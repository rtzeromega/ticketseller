==> flow/design.v <==
module DTOUCH
(
    input                clk,
    input                key,
	 input                reset,
	 input                sw,
    output [3:0]         led,
	 output [8:0]         Count1,
    output [8:0]         Count2
);  
     reg [3:0] count;
     reg [31:0] timer;
	  reg [8:0] num [9:0];
     reg [3:0] count1=4'b0000;
     reg [3:0] count2=4'b0000;
initial                                                                                                                           
  begin
    num[0] = 9'h3f;                                    
	 num[1] = 9'h06;                                         
	 num[2] = 9'h5b;                                       
	 num[3] = 9'h4f;                                           
	 num[4] = 9'h66;                                        
	 num[5] = 9'h6d;                                         
	 num[6] = 9'h7d;                                           
	 num[7] = 9'h07;                                           
	 num[8] = 9'h7f;                                          
	 num[9] = 9'h6f;                                           
  end 	  
	  reg [23:0] cnt;
	  always@(posedge clk)
	  begin
	  if(cnt==24'd12000000||sw)
			cnt<=0;
		else
			cnt<=cnt+1;
	  end
  always@(posedge clk)
  begin    
	 if(sw)
	 begin
		if(reset ==1'b0)
			begin
				count1<=4'b0000;
				count2<=4'b0000;
			end
		else
	    if(key == 1'b0)
            timer <= timer + 24'd1;
       else
            timer <= 31'd0;    
       if(timer == 31'd500_000)
          begin 
			  if(count1==4'b0011&&count2==4'b0000)
	            begin
		            count1<=4'b0000;
		            count2<=4'b0000;
	            end
	        else
			   begin
			    if(count2==4'b1001)
		          begin
			         count1<=count1+4'b0001;
			         count2<=4'b0000;
		          end
		       else 
		          begin
			         count2<=count2+4'b0001;
			       end
				end
			  end
			end
	 else
	 begin
	 if(cnt==24'd12000000)
		if(count2==0&&count1==0)
		begin
			count1<=0;
			count2<=0;
		end
		else
		begin
		  if(count2==0)
		  begin
			count1<=count1-1;
			count2<=4'b1001;
		  end
		  else
		  begin
		   count2<=count2-1;
		  end
      end
	end
  end
     assign Count1=num[count1];
     assign Count2=num[count2];
endmodule
Reports on DTOUCH

The steps from the RTL of DTOUCH to its reports follow in flow order.
Lines are those of the file above, counted from 1.
Library cell names are shortened.
Not given: -

Top module: DTOUCH
Clock input: clk
Cell library: sky130hd
Corner: tt_025C_1v80

Elaborated design

Yosys after proc, flatten, opt, wreduce and memory -nomap, before mapping. Memory bits, and registers merged into a memory's read port (data or address), are not among the register bits. Print and check cells are not counted. Equal cells are merged and count once.
Yosys's memory passes give these memory sizes; they may raise the number of words (mostly to a power of two), join words into wider ones and drop unused or constant bits.

Bits in registers: 64
ROM bits: 70
Memories kept: 1
Input bits: 4
Output and inout port bits: 22
Cells after elaboration: 42

Memories:

| name | words | width | rd ports | write ports | RTL line | RTL |
| num  | 10    | 7     | 2        | 0           | 13       | `reg [8:0] num [9:0];` |

$add $sub $neg: 6
Equal/unequal tests: 5
Mux-type cells: 16
Reduce/logical cells: 10

Operator list:

| cell                                                             | number |
| 4-bit 2-to-1 mux                                                 | 16 |
| 32-bit by 1-bit adder with 32-bit output with constant B         | 1 |
| 32-bit by 19-bit equality test with 1-bit output with constant B | 1 |
| 24-bit by 1-bit adder with 24-bit output with constant B         | 1 |
| 24-bit equality test with constant B                             | 1 |
| 4-bit by 1-bit adder with 4-bit output with constant B           | 2 |
| 4-bit by 1-bit subtractor with 4-bit output with constant B      | 2 |
| 4-bit logical NOT                                                | 2 |
| 2-bit AND reduction                                              | 3 |
| 4-bit by 2-bit equality test with 1-bit output with constant B   | 1 |
| 4-bit equality test with constant B                              | 1 |
| 3-bit by 2-bit inequality test with 1-bit output with constant B | 1 |
| 3-bit nonzero test                                               | 1 |
| 1-bit logical AND                                                | 2 |
| 2-bit nonzero test                                               | 1 |
| 1-bit logical OR                                                 | 1 |

Longest topological paths

Longest topological path by Yosys (ltp), each cell counted once; first at word level (registers and memories cut), then after technology mapping (sequential cells cut; the memories' decode and read muxes count).

Depth in word-level cells: 5
ABC_AREA: 1
Depth in mapped cells: 11
Mapped depth without buffers: 11

Synthesis result

The flow's flattened synthesis, as Yosys stat reports it; memories are mapped. The netlist is that of the ABC_AREA named above (0 if unset); the other value can give another one.
Totals and module areas in this step are rounded.

Cell types:

| cell     | number | area in all (um2) |
| edfxtp_1 | 40     | 1.2E+03 |
| nand2_1  | 199    | 746.966 |
| dfxtp_1  | 24     | 480.461 |
| nor2_1   | 103    | 386.621 |
| inv_1    | 80     | 300.288 |
| ha_1     | 18     | 225.216 |
| nand3_1  | 41     | 205.197 |
| a21oi_1  | 40     | 200.192 |
| o21ai_0  | 17     | 85.082 |
| xor2_1   | 8      | 70.067 |
| nor2_2   | 11     | 68.816 |
| buf_4    | 9      | 67.565 |
| nor3_1   | 12     | 60.058 |
| nand3b_1 | 6      | 45.043 |
| nor2_4   | 4      | 45.043 |
| nand2_2  | 7      | 43.792 |
| nand4_1  | 7      | 43.792 |
| or2_2    | 7      | 43.792 |

Other cell types: 15; their cells: 30.

Standard cells after synthesis: 663
Mapped area: 0.00451 mm2
Sequential part of the area: 0.00168 mm2
Mapped flip-flops: 64
Buffer cells: 16

Timing after synthesis

OpenSTA on the mapped netlist: ideal clock, no wires. The path of least setup slack (recovery checks aside). Input and output delay are each 20% of the period. Register names are those of the netlist, which keeps one name where synthesis merged equal registers.

Path kind: input to register
From: input sw
To: register timer[0]
Period: 4.25 ns
Input delay: 0.850 ns
Setup time: 0.387 ns
Time at the first pin: 0.850 ns
Arrival: 1.856 ns
Required time: 3.863 ns
Setup slack: 2.007 ns
Path delay: 1.393 ns
Stages on the path: 3
Buffers on the path: 1
Period reached after synthesis: 2.243 ns

"path delay" is the arrival time less input delay plus setup time.
"stages on the path": output pins that drive a net of the path, with the launching flip-flop's if there is one; two outputs of one cell count as two.
"period reached after synthesis" is the clock period less the worst setup slack; recovery checks do not enter. This is arithmetic on one report: input and output delays are still those of the set period (20% each).
The rows between start and end are the longest chain of elaborated cells between them; the timing report does not say that the signal goes this way. Where chains are equally long, one stands for them.
Each line given opens the expression or statement behind the cell; cells for indexed reads and writes are added by Yosys, which also makes memories of some case tables.

Cells stage by stage: clkbuf_1 > nand2_1 > inv_1
Cells in the longest elaborated chain: 1
Elaborated cells on any way between the ends: 1
Source lines of those cells: 0
Classes of those cells: reduce/logical: 1

RTL lines, path post-synthesis:

| item                | RTL line | RTL |
| start, declared     | 6        | `input sw,` |
| 2-bit AND reduction | -        |  |
| end, assigned       | 48       | `timer <= timer + 24'd1;` |
| end, assigned       | 50       | `timer <= 31'd0;` |
| end, declared       | 12       | `reg [31:0] timer;` |

Timing after layout

From the final timing report of stored run 2: the path of least setup slack in the routed layout; clock arrival at registers is part of the times.

Path kind: register to output
From: register count2[0]
To: output Count2[6]
Period: 1.94 ns
Output delay: 0.39 ns
Time at the first pin: 0.34 ns
Arrival: 1.56 ns
Required time: 1.55 ns
Setup slack: -0.01 ns
Stages on the path: 6
Buffers on the path: 2

The rows between start and end are the longest chain of elaborated cells between them; the timing report does not say that the signal goes this way. Where chains are equally long, one stands for them.
The chain passes a memory read, where the word-level depth is cut; so it can be longer than that depth.
At most two assigning lines are given for a register; there are more.

Cells stage by stage: edfxtp_1 > buf_6 > ha_2 > or2_4 > o211ai_1 > buf_2
Cells in the longest elaborated chain: 1
Elaborated cells on any way between the ends: 1
Source lines of those cells: 1
Classes of those cells: memory: 1

RTL lines, path post-layout:

| item                   | RTL line | RTL |
| start, declared        | 15       | `reg [3:0] count2=4'b0000;` |
| start, assigned        | 67       | `count2<=count2+4'b0001;` |
| start, assigned        | 89       | `count2<=count2-1;` |
| memory read 10 x 7 bit | 13       | `reg [8:0] num [9:0];` |
| end, declared          | 9        | `output [8:0]         Count2` |

Add stored flow runs of DTOUCH

Measured data: module DTOUCH, platform sky130hd, 2 stored runs of the flow under differing settings, order arbitrary. Input and output delays are each 20% of the period that was set; the output load is 0.01 pF.
"clock period achieved" is the run's clock period less its worst setup slack. It is reckoned from that one timing run; input and output delays stay at 20% of the period that was set.
"time of the worst setup path" means the part of the period allowed to the worst setup path (the constraints hold back 20% at inputs and 20% at outputs) less its slack; where the path has registers, the arrival times of their clocks count too.
By "total power of the final layout" is meant OpenSTA's value without simulated activity: inputs other than the clock are taken to toggle once in ten clock periods, and the tool carries that through the logic.
Values from the reports are rounded here.
Settings: n/a = not set for that run.
Results: n/a = not shown.

| item                                         | stored run 1 | stored run 2       |
| period_ns                                    | 2.71         | 1.94               |
| CORE_UTILIZATION                             | 51           | 18                 |
| SETUP_SLACK_MARGIN                           | 0.65         | -0.02              |
| PLACE_DENSITY                                | 0.73         | n/a                |
| CELL_PAD_IN_SITES_DETAIL_PLACEMENT           | 1            | n/a                |
| TNS_END_PERCENT                              | 55           | 20                 |
| CTS_CLUSTER_DIAMETER                         | 382          | 360                |
| SLEW_MARGIN                                  | 0            | 20                 |
| MAX_ROUTING_LAYER                            | met4         | n/a                |
| CAP_MARGIN                                   | 20           | 20                 |
| CORE_MARGIN                                  | 2            | 2                  |
| PLACE_DENSITY_LB_ADDON                       | n/a          | 0.27               |
| ABC_AREA                                     | n/a          | 1                  |
| worst setup slack after layout (ns)          | n/a          | -0.010             |
| chip area in the Yosys report (mm2)          | n/a          | 0.00451            |
| clock period achieved (ns)                   | n/a          | 1.950              |
| standard-cell area of the final layout (mm2) | n/a          | 0.00583            |
| total power of the final layout (uW)         | n/a          | 3770               |
| utilization of the finished layout (%)       | n/a          | 23.8               |
| time of the worst setup path (ns)            | n/a          | 1.56               |
| worst setup path kind                        | n/a          | register to output |
| setup total negative slack (ns)              | n/a          | -0.016             |
| area of the die (mm2)                        | n/a          | 0.0263             |
| worst hold slack (ns)                        | n/a          | 0.477              |

Stored run 1: incomplete, routing halted on ODB-0269
