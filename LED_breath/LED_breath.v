==> flow/design.v <==
module breath_led(clk,rst,led);
	input clk;              
	input rst;              
	output led;             
	reg [24:0] cnt1;        
	reg [24:0] cnt2;        
	reg flag;               
	parameter   CNT_NUM = 2400;	 
	always@(posedge clk or negedge rst) begin 
		if(!rst) begin
			cnt1<=13'd0;
			end 
                else begin
		     if(cnt1>=CNT_NUM-1) 
                        cnt1<=1'b0;
		     else 
                        cnt1<=cnt1+1'b1; 
                    end
		end
	always@(posedge clk or negedge rst) begin 
		if(!rst) begin
			cnt2<=13'd0;
			flag<=1'b0;
			end 
                else begin
		     if(cnt1==CNT_NUM-1) begin               
			if(!flag) begin                      
				if(cnt2>=CNT_NUM-1)          
                                    flag<=1'b1;
				else
                                    cnt2<=cnt2+1'b1;
			end else begin                      
				if(cnt2<=0)                 
                                    flag<=1'b0;
				else 
                                    cnt2<=cnt2-1'b1;
			end
			end
                            else cnt2<=cnt2;               
			end
			end
	assign	led = (cnt1<cnt2)?1'b0:1'b1;
endmodule
### Tool chain data of breath_led

The steps from the RTL of breath_led to its reports follow in flow order.
Line numbers count from 1 in the design file above.
Operators: Yosys type, input widths -> output width; for muxes data width and select width s.
Library cell names are shortened.
Not given: -

| inputs | value |
|---|---|
| top module | breath_led |
| clock | clk |
| library | sky130hd |
| timing corner | tt_025C_1v80 |

### Elaborated design

Source: Yosys, flattened and elaborated, memories not mapped. Widths are those after wreduce. Registers that Yosys merges into a memory's read port (data or address) are not register bits. Print and check cells do not count. Equal cells are merged and count once.

| storage and ports | value |
|---|---|
| input port bits | 2 |
| register bits | 51 |

| cells by class | value |
|---|---|
| reduce/logical cells | 1 |
| mux-type cells | 8 |
| equal/unequal tests | 3 |
| add/subtract/negate cells | 3 |
| magnitude comparators | 4 |

Operators by type and width:

| operator | count |
|---|---|
| $mux 25 | 4 |
| $add 25x1->25 const B | 2 |
| $ge 25x12->1 const B | 2 |
| $sub 25x1->25 const B | 1 |
| $le 25x1->1 const B | 1 |
| $eq 25x12->1 const B | 1 |
| $lt 25x25->1 | 1 |
| $ne 2x2->1 const B | 2 |
| $mux 1 | 4 |
| $reduce_and 3->1 | 1 |

### Depth

Longest topological path by Yosys (ltp), each cell counted once; first at word level (registers and memories cut), then after technology mapping (sequential cells cut; the memories' decode and read muxes count).

| depth | value |
|---|---|
| depth after elaboration | 3 |
| ABC_AREA | 0 |
| mapped depth | 10 |
| gate-level depth less buffers | 10 |

### Mapped cells and area

Yosys stat after the flow's synthesis: flattened, memories mapped to cells. It holds for the ABC_AREA given above (unset counts as 0); a run with the other value may have another netlist.

Cell types:

| type | count | total area (um^2) |
|---|---|---|
| dfrtp_1 | 51 | 1.28E+03 |
| ha_1 | 48 | 600.576 |
| a21oi_1 | 35 | 175.168 |
| nand2_1 | 46 | 172.666 |
| xnor2_1 | 17 | 148.893 |
| o21ai_0 | 24 | 120.115 |
| inv_1 | 31 | 116.362 |
| a21o_1 | 15 | 112.608 |
| nor2_1 | 30 | 112.608 |
| xor2_1 | 11 | 96.342 |
| nand3_1 | 17 | 85.082 |
| o21ai_1 | 15 | 75.072 |
| o21ai_2 | 7 | 61.309 |
| nand4_1 | 9 | 56.304 |
| nor4_1 | 8 | 50.048 |
| buf_6 | 4 | 45.043 |
| a31oi_1 | 6 | 37.536 |
| o21a_1 | 5 | 37.536 |

Other cell types: 30; their cells: 52.

| mapped netlist | value |
|---|---|
| cell area after synthesis | 3773.6 um^2 |
| area of sequential cells | 1276.2 um^2 |
| flip-flops | 51 |
| standard cells after synthesis | 431 |

### Worst setup path after synthesis

OpenSTA on the mapped netlist: ideal clock, no wires. The path of least setup slack (recovery checks aside). Input and output delay are each 20% of the period. Register names are those of the netlist, which keeps one name where synthesis merged equal registers.

| timing path post-synthesis | value |
|---|---|
| path type | flip-flop to output port |
| from | reg cnt1[10] |
| to | out led |
| launch time at the first pin | 0.000 ns |
| path delay | 2.115 ns |
| arrival time | 2.115 ns |
| setup slack | 1.925 ns |
| period | 5.05 ns |
| buffers on the path | 0 |
| stages on the path | 10 |
| external output delay | 1.010 ns |
| period reached after synthesis | 3.125 ns |

"path delay" = arrival - input delay + setup time.
A path that ends at an output port has no setup time.
"stages on the path" counts driving pins, that of a launching flip-flop among them; a cell with two outputs on the path counts twice.
"period reached after synthesis" is the clock period less the worst setup slack; recovery checks do not enter. This is arithmetic on one report: input and output delays are still those of the set period (20% each).
Between the ends stands the longest chain of elaborated cells between them, by number of cells; it is not shown to be the way that was timed. Of several equally long chains one is given.
A line is the first line of the expression or statement that the cell stems from. Yosys adds cells for indexed reads and writes and turns some case tables into memories.
At most two assigning lines are given for a register; there are more.

| between the ends, post-synthesis | value |
|---|---|
| path through | dfrtp_1 > ha_1 > a21o_1 > a21o_1 > a21oi_1 > nor2_1 > a2111oi_0 > o221ai_1 > a221oi_1 > o21ai_0 |
| length of the longest elaborated chain | 2 |
| elaborated cells on any way between the ends | 2 |
| classes of those cells | 1 x compare; 1 x mux |

RTL lines, path post-synthesis:

| item | line | text |
|---|---|---|
| start: declaration | 5 | `reg [24:0] cnt1;` |
| start: assignment | 11 | `cnt1<=13'd0;` |
| start: assignment | 17 | `cnt1<=cnt1+1'b1;` |
| $lt 25x25->1 | 42 | `assign led = (cnt1<cnt2)?1'b0:1'b1;` |
| $mux 1 | 42 |  |
| end: declaration | 4 | `output led;` |

### Path in the finished layout

Path of least setup slack in the final report of flow run A (OpenROAD, finished layout, wires in). Where an end is a register, its clock arrival counts in the times.

| timing path after layout | value |
|---|---|
| path type | flip-flop to output port |
| from | reg cnt2[10] |
| to | out led |
| arrival time | 3.18 ns |
| buffers on the path | 1 |
| stages on the path | 12 |
| launch time at the first pin | 0.32 ns |
| external output delay | 0.88 ns |
| setup slack | 0.36 ns |
| period | 4.42 ns |

Between the ends stands the longest chain of elaborated cells between them, by number of cells; it is not shown to be the way that was timed. Of several equally long chains one is given.
At most two assigning lines are given for a register; there are more.

| between the ends, after layout | value |
|---|---|
| path through | dfrtp_1 > inv_1 > ha_1 > a21o_1 > a21o_1 > a21oi_1 > nor2_1 > a2111oi_1 > o221ai_1 > a221oi_2 > o21ai_0 > clkdlybuf4s50_1 |
| length of the longest elaborated chain | 2 |
| elaborated cells on any way between the ends | 2 |
| classes of those cells | 1 x compare; 1 x mux |

RTL lines, path after layout:

| item | line | text |
|---|---|---|
| start: declaration | 6 | `reg [24:0] cnt2;` |
| start: assignment | 31 | `cnt2<=cnt2+1'b1;` |
| start: assignment | 36 | `cnt2<=cnt2-1'b1;` |
| $lt 25x25->1 | 42 | `assign led = (cnt1<cnt2)?1'b0:1'b1;` |
| $mux 1 | 42 |  |
| end: declaration | 4 | `output led;` |

FLOW RESULTS
============

Top module breath_led; platform sky130hd; tools Yosys and OpenROAD; 2 stored runs in no particular order. Input and output delays are each 20% of the period that was set; the output load is 0.01 pF.
"worst setup path time" is the time allowed to the run's worst setup path (the clock period less input and output delay, where it has them) less its slack. Clock arrival times count: a late capture clock shortens it, a late launch clock lengthens it.
"total power of the final layout" rests on the timing tool's default activity at the inputs, not on a simulated workload.

## Flow run A

==> flow/run.sh <==
#!/bin/bash
# the make line also repeats the synthesis and layout settings of config.mk as NAME=value (left out here)
make -C /OpenROAD-flow-scripts/flow DESIGN_CONFIG=/design/flow/config.mk WORK_HOME=/design/flow/orfs CLKGATE_MAP_FILE= finish
==> flow/config.mk <==
export PLATFORM = sky130hd
export DESIGN_NAME = breath_led
export DESIGN_NICKNAME = breath_led
export VERILOG_FILES = /design/flow/design.v
export SDC_FILE = /design/flow/constraint.sdc
export NUM_CORES = 4
export LEC_CHECK = 0
export CAP_MARGIN = 25
export CORE_ASPECT_RATIO = 0.71
export CORE_MARGIN = 2
export CORE_UTILIZATION = 68
export GPL_TIMING_DRIVEN = 0
export MIN_ROUTING_LAYER = met1
export SLEW_MARGIN = 20
==> flow/constraint.sdc <==
create_clock -name core_clock -period 4.42 [get_ports {clk}]
set_input_delay 0.8840 -clock core_clock [delete_from_list [all_inputs] [get_ports {clk}]]
set_output_delay 0.8840 -clock core_clock [all_outputs]
set_load 0.01 [all_outputs]

| result of flow run A | value |
|---|---|
| worst setup path time | 3.18 ns |
| kind of the worst setup path | flip-flop to output port |
| total power of the final layout | 837.3 µW |
| worst setup slack after layout | 0.359 ns |
| synthesis area | 3773.6 um^2 |
| standard-cell area after layout | 4057.6 um^2 |
| overall die area | 6170.2 um^2 |

## Flow run B

==> flow/run.sh <==
#!/bin/bash
# the make line also repeats the synthesis and layout settings of config.mk as NAME=value (left out here)
make -C /OpenROAD-flow-scripts/flow DESIGN_CONFIG=/design/flow/config.mk WORK_HOME=/design/flow/orfs CLKGATE_MAP_FILE= finish
==> flow/config.mk <==
export PLATFORM = sky130hd
export DESIGN_NAME = breath_led
export DESIGN_NICKNAME = breath_led
export VERILOG_FILES = /design/flow/design.v
export SDC_FILE = /design/flow/constraint.sdc
export NUM_CORES = 4
export LEC_CHECK = 0
export ABC_AREA = 1
export CAP_MARGIN = 20
export CORE_MARGIN = 3
export CORE_UTILIZATION = 19
export PLACE_DENSITY_LB_ADDON = 0.21
export SLEW_MARGIN = 5
==> flow/constraint.sdc <==
create_clock -name core_clock -period 3.35 [get_ports {clk}]
set_input_delay 0.6700 -clock core_clock [delete_from_list [all_inputs] [get_ports {clk}]]
set_output_delay 0.6700 -clock core_clock [all_outputs]
set_load 0.01 [all_outputs]

| result of flow run B | value |
|---|---|
| worst setup path time | 2.42 ns |
| kind of the worst setup path | flip-flop to output port |
| total power of the final layout | 1291 µW |
| worst setup slack after layout | 0.255 ns |
| synthesis area | 4683.2 um^2 |
| standard-cell area after layout | 5293.8 um^2 |
| overall die area | 26569.0 um^2 |
